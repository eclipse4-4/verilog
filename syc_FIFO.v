==> flow/design.v <==
module syc_FIFO #(
    parameter DATA_WIDTH = 32,
    parameter DEPTH      = 8
)(
    input                       wr_en,
    input                       rd_en,
    input      [DATA_WIDTH-1:0] wr_data,
    input                       clk,
    input                       rstb,
    output reg [DATA_WIDTH-1:0] rd_data,
    output wire                 full,
    output wire                 empty
);
    localparam ADDR_WIDTH = $clog2(DEPTH);
    localparam PTR_WIDTH  = ADDR_WIDTH + 1;
    reg  [DATA_WIDTH-1:0] memory[DEPTH-1:0];
    reg  [PTR_WIDTH-1:0]  wr_ptr, rd_ptr;
    wire [DATA_WIDTH-1:0] rd_data_from_mem;  
    assign full  = (wr_ptr[ADDR_WIDTH-1:0] == rd_ptr[ADDR_WIDTH-1:0]) &&
                   (wr_ptr[PTR_WIDTH-1]  != rd_ptr[PTR_WIDTH-1]);
    assign empty = (wr_ptr == rd_ptr);
    always @(posedge clk , negedge rstb) begin
        if (!rstb) begin
            wr_ptr <= 0;
        end else begin
            if (wr_en && !full) begin
                memory[wr_ptr[ADDR_WIDTH-1:0]] <= wr_data;  
                wr_ptr <= wr_ptr + 1;
            end
        end
    end
    assign rd_data_from_mem = memory[rd_ptr[ADDR_WIDTH-1:0]];
    always @(posedge clk or negedge rstb) begin
        if (!rstb) begin
            rd_ptr  <= 0;
            rd_data <= 0;
        end else begin
            if (rd_en && !empty) begin
                rd_ptr  <= rd_ptr + 1;
                rd_data <= rd_data_from_mem;
            end
        end
    end
endmodule
# [Step by step through the tools: syc_FIFO]
# Tool output for the design above, in the order of the flow.
# Lines are those of the file above, counted from 1.
# Operators carry their Yosys type and port widths (W data, S select, Z words).
# Cell names lack the library's common part.
# The mark - stands for no value.
[inputs] top_module="syc_FIFO" clock_port="clk" cell_library="sky130hd" lib_corner="tt_025C_1v80"

# [Elaborated design]
# Source: Yosys, flattened and elaborated. Widths are those after wreduce. Registers that Yosys merges into a memory's read port (data or address) are not register bits. Print and check cells do not count. Equal cells are merged and count once.
[op_classes] equal=17 add_sub_neg=2 n_mux=1 reduce_and_logical=15
[op_table] cell="$pmux W32 S8" count=1
[op_table] cell="$eq A3 B3 Y1 const B" count=8
[op_table] cell="$reduce_and A3 Y1" count=8
[op_table] cell="$eq A3 B2 Y1 const B" count=4
[op_table] cell="$add A4 B1 Y4 const B" count=2
[op_table] cell="$eq A3 B1 Y1 const B" count=2
[op_table] cell="$logic_not A3 Y1" count=2
[op_table] cell="$eq A4 B4 Y1" count=1
[op_table] cell="$logic_and A1 B1 Y1" count=3
[op_table] cell="$eq A3 B3 Y1" count=1
[op_table] cell="$logic_not A1 Y1" count=2
[op_table] cell="$ne A1 B1 Y1" count=1
[word_totals] word_cells=46 out_inout_bits=34 register_bits=296

# [Depth]
# Depth = most cells in a row (Yosys ltp): at word level without a register or memory, in the mapped netlist without a sequential cell, where the memories' decode and read muxes count.
[logic_depth] word_depth=5 ABC_AREA=0 ltp_mapped=8 mapped_depth_nobuf=6

# [Mapped cells and area]
# Yosys stat after the flow's synthesis: flattened, memories mapped to cells. It holds for the ABC_AREA given above (unset counts as 0); a run with the other value may have another netlist.
[by_type] cell="edfxtp_1" count=256 type_area_um2=7.69E+03
[by_type] cell="dfrtp_1" count=40 type_area_um2=1000.96
[by_type] cell="a222oi_1" count=27 type_area_um2=270.259
[by_type] cell="nand2_1" count=66 type_area_um2=247.738
[by_type] cell="a22oi_1" count=31 type_area_um2=232.723
[by_type] cell="o31ai_1" count=31 type_area_um2=232.723
[by_type] cell="a221o_1" count=20 type_area_um2=200.192
[by_type] cell="nor2_1" count=42 type_area_um2=157.651
[by_type] cell="ha_1" count=12 type_area_um2=150.144
[by_type] cell="nand3_1" count=27 type_area_um2=135.13
[by_type] cell="clkbuf_1" count=26 type_area_um2=97.594
[by_type] cell="nor4bb_1" count=7 type_area_um2=70.067
[by_type] cell="a21oi_1" count=11 type_area_um2=55.053
[by_type] cell="o41ai_4" count=2 type_area_um2=55.053
[by_type] cell="a22o_1" count=6 type_area_um2=52.55
[by_type] cell="xor2_1" count=6 type_area_um2=52.55
[by_type] cell="and3_1" count=6 type_area_um2=37.536
[by_type] cell="a2111oi_0" count=4 type_area_um2=35.034
# Not listed: further types 18, cells in them 50.
[mapped] cell_count=670 sequential_area_um2=8688.3 ff_cells=296 mapped_area_um2=11065.6

# [Path before layout]
# OpenSTA on the mapped netlist: ideal clock, no wires. The path of least setup slack (recovery checks aside). Input and output delay are each 20% of the period. Register names are those of the netlist, which keeps one name where synthesis merged equal registers.
[synth_timing] path_kind="register -> register" startpoint="reg rd_ptr[2]" endpoint="reg memory[0][0]" delay_ns=2.580 arrival_time_ns=2.188 setup_time_ns=0.392 launch_ns=0.000 path_buffers=1 setup_slack_ns=0.499 period_ns=3.08 stages=6 synth_period_reached_ns=2.581
# "delay_ns" = arrival - input delay + setup time.
# "stages" counts driving pins, that of a launching flip-flop among them; a cell with two outputs on the path counts twice.
# "synth_period_reached_ns" = period - worst setup slack (recovery checks aside). The figure is calculated, with input and output delays left at 20% of the set period.
# Between the ends stands the longest chain of elaborated cells between them, by number of cells; it is not shown to be the way that was timed. Of several equally long chains one is given.
# Each line given opens the expression or statement behind the cell; cells for indexed reads and writes are added by Yosys, which also makes memories of some case tables.
# Where a signal picks the word or bit written, the line may be left out of the assigning lines.
[synth_via] path_cell_list="dfrtp_1 buf_2 xor2_1 o41ai_4 nor2_1 and3_1" elab_chain_len=5
[synth_lines] item="start, declared" line=17 source="reg  [PTR_WIDTH-1:0]  wr_ptr, rd_ptr;"
[synth_lines] item="start, assigned" line=35 source="rd_ptr  <= 0;"
[synth_lines] item="start, assigned" line=39 source="rd_ptr  <= rd_ptr + 1;"
[synth_lines] item="$eq A3 B3 Y1" line=19 source="assign full  = (wr_ptr[ADDR_WIDTH-1:0] == rd_ptr[ADDR_WIDTH-1:0]) &&"
[synth_lines] item="$logic_and A1 B1 Y1" line=19
[synth_lines] item="$logic_not A1 Y1" line=26 source="if (wr_en && !full) begin"
[synth_lines] item="$logic_and A1 B1 Y1" line=26
[synth_lines] item="$reduce_and A3 Y1"
[synth_lines] item="end, declared" line=16 source="reg  [DATA_WIDTH-1:0] memory[DEPTH-1:0];"

# [Worst path after layout]
# Path of least setup slack in the final report of flow run 1 (OpenROAD, finished layout, wires in). Where an end is a register, its clock arrival counts in the times.
[layout_timing] path_kind="register -> output" startpoint="reg wr_ptr[0]" endpoint="out empty" arrival_time_ns=2.05 path_buffers=1 setup_slack_ns=0.24 period_ns=2.87 stages=5 launch_ns=0.55
# Between the ends stands the longest chain of elaborated cells between them, by number of cells; it is not shown to be the way that was timed. Of several equally long chains one is given.
[layout_via] path_cell_list="dfrtp_2 xor2_1 or2_2 nor3_1 dlygate4sd2_1" elab_chain_len=1
[layout_lines] item="start, declared" line=17 source="reg  [PTR_WIDTH-1:0]  wr_ptr, rd_ptr;"
[layout_lines] item="start, assigned" line=24 source="wr_ptr <= 0;"
[layout_lines] item="start, assigned" line=28 source="wr_ptr <= wr_ptr + 1;"
[layout_lines] item="$eq A4 B4 Y1" line=21 source="assign empty = (wr_ptr == rd_ptr);"
[layout_lines] item="end, declared" line=12 source="output wire                 empty"

Data sheet: physical implementation of syc_FIFO

Measured data: module syc_FIFO, platform sky130hd, 2 stored runs of the flow under differing settings, order arbitrary. Input and output delays are each 20% of the period that was set; the output load is 0.01 pF.
By "period_less_ws_ns" is meant the clock period of the run minus its worst setup slack. This is arithmetic on one report: input and output delays are still those of the set period (20% each).
"worst_path_allowed_less_slack_ns" means the part of the period allowed to the worst setup path (the constraints hold back 20% at inputs and 20% at outputs) less its slack; where the path has registers, the arrival times of their clocks count too.
By "total_power_mw" is meant OpenSTA's value without simulated activity: inputs other than the clock are taken to toggle once in ten clock periods, and the tool carries that through the logic.

[flow] flow run 1: files
==> flow/run.sh <==
#!/bin/bash
# the make line also repeats the synthesis and layout settings of config.mk as NAME=value (left out here)
make -C /OpenROAD-flow-scripts/flow DESIGN_CONFIG=/design/flow/config.mk WORK_HOME=/design/flow/orfs CLKGATE_MAP_FILE= finish
==> flow/config.mk <==
export PLATFORM = sky130hd
export DESIGN_NAME = syc_FIFO
export DESIGN_NICKNAME = syc_FIFO
export VERILOG_FILES = /design/flow/design.v
export SDC_FILE = /design/flow/constraint.sdc
export NUM_CORES = 4
export LEC_CHECK = 0
export CAP_MARGIN = 10
export CORE_MARGIN = 2
export CORE_UTILIZATION = 60
export CTS_CLUSTER_DIAMETER = 360
export GPL_ROUTABILITY_DRIVEN = 0
export GPL_TIMING_DRIVEN = 1
export MIN_ROUTING_LAYER = met1
export PLACE_DENSITY = 0.51
export SLEW_MARGIN = 20
export TNS_END_PERCENT = 50
==> flow/constraint.sdc <==
create_clock -name core_clock -period 2.87 [get_ports {clk}]
set_input_delay 0.5740 -clock core_clock [delete_from_list [all_inputs] [get_ports {clk}]]
set_output_delay 0.5740 -clock core_clock [all_outputs]
set_load 0.01 [all_outputs]

[flow] flow run 1: metrics
[metrics] total_power_mw = 13.355
[metrics] total_negative_slack_ns = 0.000
[metrics] design.die.area_um2 = 19545.4
[metrics] period_less_ws_ns = 2.627
[metrics] worst_setup_slack_ns = 0.243
[metrics] worst_path_allowed_less_slack_ns = 2.05
[metrics] path_kind = register -> output
[metrics] util_frac = 0.727
[metrics] synthesis_area_um2 = 11065.6

[flow] flow run 2: files
==> flow/run.sh <==
#!/bin/bash
# the make line also repeats the synthesis and layout settings of config.mk as NAME=value (left out here)
make -C /OpenROAD-flow-scripts/flow DESIGN_CONFIG=/design/flow/config.mk WORK_HOME=/design/flow/orfs CLKGATE_MAP_FILE= finish
==> flow/config.mk <==
export PLATFORM = sky130hd
export DESIGN_NAME = syc_FIFO
export DESIGN_NICKNAME = syc_FIFO
export VERILOG_FILES = /design/flow/design.v
export SDC_FILE = /design/flow/constraint.sdc
export NUM_CORES = 4
export LEC_CHECK = 0
export ABC_AREA = 0
export CAP_MARGIN = 20
export CORE_ASPECT_RATIO = 1.0
export CORE_MARGIN = 2
export CORE_UTILIZATION = 58
export CTS_CLUSTER_SIZE = 74
export GPL_TIMING_DRIVEN = 1
export MIN_ROUTING_LAYER = met2
export PLACE_DENSITY_LB_ADDON = 0.14
export SLEW_MARGIN = 20
==> flow/constraint.sdc <==
create_clock -name core_clock -period 3.74 [get_ports {clk}]
set_input_delay 0.7480 -clock core_clock [delete_from_list [all_inputs] [get_ports {clk}]]
set_output_delay 0.7480 -clock core_clock [all_outputs]
set_load 0.01 [all_outputs]

[flow] flow run 2: metrics
[metrics] design.die.area_um2 = 20199.5
[metrics] worst_setup_slack_ns = 0.610
[metrics] worst_path_allowed_less_slack_ns = 2.38
[metrics] path_kind = register -> output
[metrics] period_less_ws_ns = 3.130
[metrics] util_frac = 0.693
[metrics] synthesis_area_um2 = 11065.6
[metrics] total_negative_slack_ns = 0.000
[metrics] total_power_mw = 10.283
